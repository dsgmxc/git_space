==> flow/design.v <==
module sv_out #(
    parameter TIM_WIDTH = 16,		 
    parameter SEC_WIDTH = 3
)(
    input  wire        clk,              
    input  wire        rst_n,            
    input  wire signed [TIM_WIDTH-1:0] t1_in,        
    input  wire signed [TIM_WIDTH-1:0] t2_in,        
    input  wire [SEC_WIDTH-1:0]      sector_in,       
    input  wire signed [TIM_WIDTH-1:0]    t_period_cnt,  
    output wire signed [TIM_WIDTH-1:0]	  debug_t1,
    output wire signed [TIM_WIDTH-1:0]	  debug_t2,
    output reg         pwm_a,            
    output reg         pwm_b,            
    output reg         pwm_c             
);
    reg [TIM_WIDTH-1:0] cnt;
    always @(posedge clk or negedge rst_n) begin
        if (!rst_n) begin
            cnt <= 0;
        end else if (cnt >= t_period_cnt) begin
            cnt <= 0;
        end else begin
            cnt <= cnt + 1;
        end
    end
    reg signed [TIM_WIDTH-1:0] t1_latched;
    reg signed [TIM_WIDTH-1:0] t2_latched;
    reg [SEC_WIDTH-1:0]      sector_latched;
    always @(posedge clk or negedge rst_n) begin
        if (!rst_n) begin
            t1_latched <= 0;
            t2_latched <= 0;
            sector_latched <= 1;
        end else begin
            if (cnt == 0) begin
                t1_latched <= t1_in;
                t2_latched <= t2_in;
                sector_latched <= sector_in;
            end
        end
    end
    wire signed [2*TIM_WIDTH-1:0] t1_mult = t1_latched * t_period_cnt;
    wire signed [2*TIM_WIDTH-1:0] t2_mult = t2_latched * t_period_cnt;
    wire signed [TIM_WIDTH-1:0] t1_cnt = t1_mult[2*TIM_WIDTH-2:TIM_WIDTH-1];
    wire signed [TIM_WIDTH-1:0] t2_cnt = t2_mult[2*TIM_WIDTH-2:TIM_WIDTH-1];
	assign debug_t1 = t1_cnt;
    assign debug_t2 = t2_cnt;
	wire signed [TIM_WIDTH-1:0] t_sum = t1_cnt + t2_cnt;
	wire signed [TIM_WIDTH-1:0] t_zero_period;
	assign t_zero_period =  (t_sum > t_period_cnt) ? 0 : (t_period_cnt - t_sum);
    wire signed [TIM_WIDTH-1:0] t_qtr_period = t_zero_period >> 2;        
    wire signed [TIM_WIDTH-1:0] t_half_t1 = t1_cnt >> 1;                  
    wire signed [TIM_WIDTH-1:0] t_half_t2 = t2_cnt >> 1;                  
    wire signed [TIM_WIDTH-1:0] ta = t_qtr_period;                                        
    wire signed [TIM_WIDTH-1:0] tb = ta + t_half_t1;                                      
    wire signed [TIM_WIDTH-1:0] tc = tb + t_half_t2;                                      
    wire signed [TIM_WIDTH-1:0] td = tc + (t_zero_period >> 1);                           
    wire signed [TIM_WIDTH-1:0] te = td + t_half_t2;                                      
    wire signed [TIM_WIDTH-1:0] tf = te + t_half_t1;                                      
    reg [2:0] pwm_phase; 
    always @(posedge clk or negedge rst_n) begin
        if (!rst_n) begin
            pwm_phase <= 3'b000;
        end else begin
            if (cnt < ta)          pwm_phase <= 3'b000;  
            else if (cnt < tb)     pwm_phase <= 3'b001;  
            else if (cnt < tc)     pwm_phase <= 3'b010;  
            else if (cnt < td)     pwm_phase <= 3'b011;  
            else if (cnt < te)     pwm_phase <= 3'b100;  
            else if (cnt < tf)     pwm_phase <= 3'b101;  
            else                   pwm_phase <= 3'b110;  
        end
    end
    localparam [2:0] SECTOR_1_T1 = 3'b100, SECTOR_1_T2 = 3'b110;
    localparam [2:0] SECTOR_2_T1 = 3'b110, SECTOR_2_T2 = 3'b010;
    localparam [2:0] SECTOR_3_T1 = 3'b010, SECTOR_3_T2 = 3'b011;
    localparam [2:0] SECTOR_4_T1 = 3'b011, SECTOR_4_T2 = 3'b001;
    localparam [2:0] SECTOR_5_T1 = 3'b001, SECTOR_5_T2 = 3'b101;
    localparam [2:0] SECTOR_6_T1 = 3'b101, SECTOR_6_T2 = 3'b100;
    always @(posedge clk or negedge rst_n) begin
        if (!rst_n) begin
            {pwm_a, pwm_b, pwm_c} <= 3'b000;
        end else begin
            case (pwm_phase)
                3'b000, 3'b110: begin
                    {pwm_a, pwm_b, pwm_c} <= 3'b000;
                end
                3'b001, 3'b101: begin
                    case (sector_latched)  
                        3'd1: {pwm_a, pwm_b, pwm_c} <= SECTOR_1_T1;
                        3'd2: {pwm_a, pwm_b, pwm_c} <= SECTOR_2_T1;
                        3'd3: {pwm_a, pwm_b, pwm_c} <= SECTOR_3_T1;
                        3'd4: {pwm_a, pwm_b, pwm_c} <= SECTOR_4_T1;
                        3'd5: {pwm_a, pwm_b, pwm_c} <= SECTOR_5_T1;
                        3'd6: {pwm_a, pwm_b, pwm_c} <= SECTOR_6_T1;
                        default: {pwm_a, pwm_b, pwm_c} <= 3'b000;
                    endcase
                end
                3'b010, 3'b100: begin
                    case (sector_latched)  
                        3'd1: {pwm_a, pwm_b, pwm_c} <= SECTOR_1_T2;
                        3'd2: {pwm_a, pwm_b, pwm_c} <= SECTOR_2_T2;
                        3'd3: {pwm_a, pwm_b, pwm_c} <= SECTOR_3_T2;
                        3'd4: {pwm_a, pwm_b, pwm_c} <= SECTOR_4_T2;
                        3'd5: {pwm_a, pwm_b, pwm_c} <= SECTOR_5_T2;
                        3'd6: {pwm_a, pwm_b, pwm_c} <= SECTOR_6_T2;
                        default: {pwm_a, pwm_b, pwm_c} <= 3'b000;
                    endcase
                end
                3'b011: begin
                    {pwm_a, pwm_b, pwm_c} <= 3'b111;
                end
                default: {pwm_a, pwm_b, pwm_c} <= 3'b000;
            endcase
        end
    end
endmodule
# From RTL to reports: sv_out
# Tool output for the design above, in the order of the flow.
# Lines are those of the file above, counted from 1.
# Operators: Yosys type, input widths -> output width; for muxes data width and select width s.
# Cell names lack the library's common part.
# A cell with - has no value.
# setup
top,sv_out
clock,clk
lib,sky130hd
corner,tt_025C_1v80

# Elaborated design
# Counts by Yosys on the flattened word-level netlist (proc, flatten, opt, wreduce; memories kept). Register bits leave out memories and registers merged into their read ports (data or address). Print and check cells are left out. Cells with the same type and inputs are merged into one.
# bits
ff_bits,57
inputBits,53
# classes
add_sub_neg,8
n_mul,2
n_cmp,8
eq_ne,11
mux,11
reduce_and_logical,3
# ops
cell,n
$mul 16x16->31,2
$add 16x16->16,5
$lt 16x16->1,5
$pmux 3 s6,2
$mux 16,2
$add 14x15->16,1
$add 16x1->16 const B,1
$lt 16x14->1,1
$sub 16x16->16,1
$ge 16x16->1,1
$gt 16x16->1,1
$logic_not 16->1,1
$eq 3x3->1 const B,5
$eq 3x2->1 const B,4
$mux 3,4
$pmux 3 s3,1
$eq 3x1->1 const B,2
$reduce_or 2->1,2
$mux 2,2

# Longest topological paths
# Depth = most cells in a row (Yosys ltp): at word level without a register or memory, in the mapped netlist without a sequential cell, where the memories' decode and read muxes count.
# depth
word_depth,16
abc_area,0
mapped_depth,84
depth_no_buf,80

# Netlist
# Yosys stat after the flow's synthesis: flattened, memories mapped to cells. It holds for the ABC_AREA given above (unset counts as 0); a run with the other value may have another netlist.
# synth_totals
mapped_cells,3204
yosys_area_um2,28474.8
seq_area_um2,1477.7
flip_flops,59
buf_cells,97
# by_type
type,n,type_area_um2
fa_1,517,1.03E+04
ha_1,358,4.48E+03
inv_1,736,2762.65
and2_1,250,1564
dfrtp_1,58,1.45E+03
nand2_1,290,1.09E+03
xnor2_1,116,1.02E+03
a21o_1,91,683.155
a21oi_1,109,545.523
xor2_1,58,507.987
mux2_2,39,439.171
nor2_1,102,382.867
clkbuf_1,94,352.838
o21ai_0,48,240.23
nand2b_1,34,212.704
o21a_1,23,172.666
o21bai_1,20,150.144
nand3_1,28,140.134
# Not listed: further types 67, cells in them 233.

# Worst setup path after synthesis
# Source: OpenSTA report_checks on the synthesized netlist (no wires, ideal clock, input and output delay 20% of the period each), path of least setup slack; recovery checks are left aside. Register names are those of the netlist, which keeps one name where synthesis merged equal registers.
# synth_path
path_type,input-to-reg
startpoint,input t_period_cnt[1]
endpoint,register pwm_phase
clock_period_ns,19.9
input_delay_ns,3.980
launch_ns,3.980
arrival_time_ns,19.794
t_required_ns,19.775
slack_ns,-0.019
path_delay_ns,15.939
driving_pins,74
synth_period_reached_ns,19.919
# "path_delay_ns" = arrival - input delay + setup time.
# "driving_pins" counts driving pins, that of a launching flip-flop among them; a cell with two outputs on the path counts twice.
# "synth_period_reached_ns" = period - worst setup slack (recovery checks aside). The figure is calculated, with input and output delays left at 20% of the set period.
# An end named without its bit number is one bit of that signal or, where synthesis recoded a state register, one of its new flip-flops.
# The rows between start and end are the longest chain of elaborated cells between them; the timing report does not say that the signal goes this way. Where chains are equally long, one stands for them.
# Each line given opens the expression or statement behind the cell; cells for indexed reads and writes are added by Yosys, which also makes memories of some case tables.
# At most two assigning lines are given for a register; there are more.
# synth_via
path_cell_list,clkbuf_1 -> nand2_1 -> fa_1 -> fa_1 -> fa_1 -> fa_1 -> inv_1 -> fa_1 -> fa_1 -> ha_1 -> and3_1 -> a221o_1 -> a21oi_1 -> a21boi_0 -> o21a_1 -> nor2_1 -> xnor2_1 -> ha_1 -> [... 38 more ...] -> xor2_1 -> ha_1 -> mux2_2 -> a311oi_1 -> nand3b_4 -> ha_1 -> xor2_1 -> ha_1 -> nand2_1 -> o21ai_0 -> nand2_1 -> o21ai_0 -> xnor2_1 -> ha_1 -> a21o_1 -> a21oi_1 -> o21ai_0 -> a2111oi_0
elab_chain_cells,16
# synth_rtl
item,line_no,text
start: declaration,10,"input  wire signed [TIM_WIDTH-1:0]    t_period_cnt,"
$mul 16x16->31,44,wire signed [2*TIM_WIDTH-1:0] t2_mult = t2_latched * t_period_cnt;
$add 16x16->16,49,wire signed [TIM_WIDTH-1:0] t_sum = t1_cnt + t2_cnt;
$sub 16x16->16,51,assign t_zero_period = (t_sum > t_period_cnt) ? 0 : (t_period_cnt - t_sum);
$mux 16,51,
$add 14x15->16,56,wire signed [TIM_WIDTH-1:0] tb = ta + t_half_t1;
$add 16x16->16,57,wire signed [TIM_WIDTH-1:0] tc = tb + t_half_t2;
$add 16x16->16,58,wire signed [TIM_WIDTH-1:0] td = tc + (t_zero_period >> 1);
[... 2 more ...],-,
$lt 16x16->1,71,else if (cnt < tf)     pwm_phase <= 3'b101;
$mux 2,71,
$mux 2,70,else if (cnt < te)     pwm_phase <= 3'b100;
$mux 3,69,else if (cnt < td)     pwm_phase <= 3'b011;
$mux 3,68,else if (cnt < tc)     pwm_phase <= 3'b010;
$mux 3,67,else if (cnt < tb)     pwm_phase <= 3'b001;
$mux 3,66,if (cnt < ta)          pwm_phase <= 3'b000;
end: assignment,66,
end: assignment,67,
end: declaration,61,reg [2:0] pwm_phase;
# Some nets on the timed path still bear RTL names; the line given drives or declares the net.
# synth_nets
net,line_no
debug_t2[0],44

# Path in the finished layout
# Path of least setup slack in the final report of run 1 (OpenROAD, finished layout, wires in). Where an end is a register, its clock arrival counts in the times.
# layout_path
path_type,input-to-reg
startpoint,input t_period_cnt[4]
endpoint,register pwm_phase
clock_period_ns,23.9
input_delay_ns,4.78
launch_ns,4.78
arrival_time_ns,23.36
t_required_ns,24.20
slack_ns,0.84
driving_pins,74
# An end named without its bit number is one bit of that signal or, where synthesis recoded a state register, one of its new flip-flops.
# The rows between start and end are the longest chain of elaborated cells between them; the timing report does not say that the signal goes this way. Where chains are equally long, one stands for them.
# At most two assigning lines are given for a register; there are more.
# layout_via
path_cell_list,clkdlybuf4s50_1 -> buf_4 -> and2_1 -> fa_1 -> inv_1 -> fa_1 -> fa_1 -> fa_1 -> inv_1 -> fa_1 -> fa_1 -> ha_1 -> and3_1 -> a221o_1 -> a21oi_1 -> a21boi_0 -> o21a_1 -> nor2_1 -> [... 38 more ...] -> xor2_1 -> ha_1 -> mux2_2 -> a311oi_1 -> nand3b_4 -> ha_1 -> xor2_1 -> ha_1 -> nand2_1 -> o21ai_0 -> nand2_1 -> o21ai_0 -> xnor2_1 -> ha_1 -> a21o_1 -> a21oi_1 -> o21ai_0 -> a2111oi_0
elab_chain_cells,16
# layout_rtl
item,line_no,text
start: declaration,10,"input  wire signed [TIM_WIDTH-1:0]    t_period_cnt,"
$mul 16x16->31,43,wire signed [2*TIM_WIDTH-1:0] t1_mult = t1_latched * t_period_cnt;
$add 16x16->16,49,wire signed [TIM_WIDTH-1:0] t_sum = t1_cnt + t2_cnt;
$sub 16x16->16,51,assign t_zero_period = (t_sum > t_period_cnt) ? 0 : (t_period_cnt - t_sum);
$mux 16,51,
$add 14x15->16,56,wire signed [TIM_WIDTH-1:0] tb = ta + t_half_t1;
$add 16x16->16,57,wire signed [TIM_WIDTH-1:0] tc = tb + t_half_t2;
$add 16x16->16,58,wire signed [TIM_WIDTH-1:0] td = tc + (t_zero_period >> 1);
[... 2 more ...],-,
$lt 16x16->1,71,else if (cnt < tf)     pwm_phase <= 3'b101;
$mux 2,71,
$mux 2,70,else if (cnt < te)     pwm_phase <= 3'b100;
$mux 3,69,else if (cnt < td)     pwm_phase <= 3'b011;
$mux 3,68,else if (cnt < tc)     pwm_phase <= 3'b010;
$mux 3,67,else if (cnt < tb)     pwm_phase <= 3'b001;
$mux 3,66,if (cnt < ta)          pwm_phase <= 3'b000;
end: assignment,66,
end: assignment,67,
end: declaration,61,reg [2:0] pwm_phase;

# Record of 2 stored runs of the RTL-to-layout flow on sv_out, platform sky130hd. The runs are unordered. Constraints: input delay and output delay 20% of the set period each, output load 0.01 pF.
# "period_reached_ns" is the run's clock period less its worst setup slack. It is reckoned from that one timing run; input and output delays stay at 20% of the period that was set.
# "worst_setup_path_time_ns": the worst setup path's part of the clock period (all of it between registers, 20% less for each end at a port) less its slack. A launch clock that arrives late makes it longer, a capture clock that arrives late makes it shorter.
# Settings: . = not set for that run.
name,run 1,run 2
period_ns,23.9,16.5
CORE_UTILIZATION,23,20
SETUP_SLACK_MARGIN,-0.81,-1.29
PLACE_DENSITY_LB_ADDON,0.2,0.13
CORE_ASPECT_RATIO,0.77,.
CORE_MARGIN,9,2
TNS_END_PERCENT,25,55
ABC_AREA,0,1
GPL_ROUTABILITY_DRIVEN,1,1
CTS_CLUSTER_SIZE,91,.
CTS_CLUSTER_DIAMETER,88,150
SLEW_MARGIN,25,35
MIN_ROUTING_LAYER,met1,.
CAP_MARGIN,20,25
GPL_TIMING_DRIVEN,.,0
MAX_ROUTING_LAYER,.,met5
die_footprint_um2,136904.0,150517.0
fin_ws_ns,0.842,-1.922
fin_util_pct,26.2,25.1
final_hold_ws_ns,0.517,0.488
final_setup_tns_ns,0.000,-4.372
ys_area_um2,28474.8,29485.8
period_reached_ns,23.058,18.422
post_route_stdcell_area_um2,31945.6,36690.2
worst_setup_path_time_ns,18.28,15.12
path_kind,input-to-reg,input-to-reg
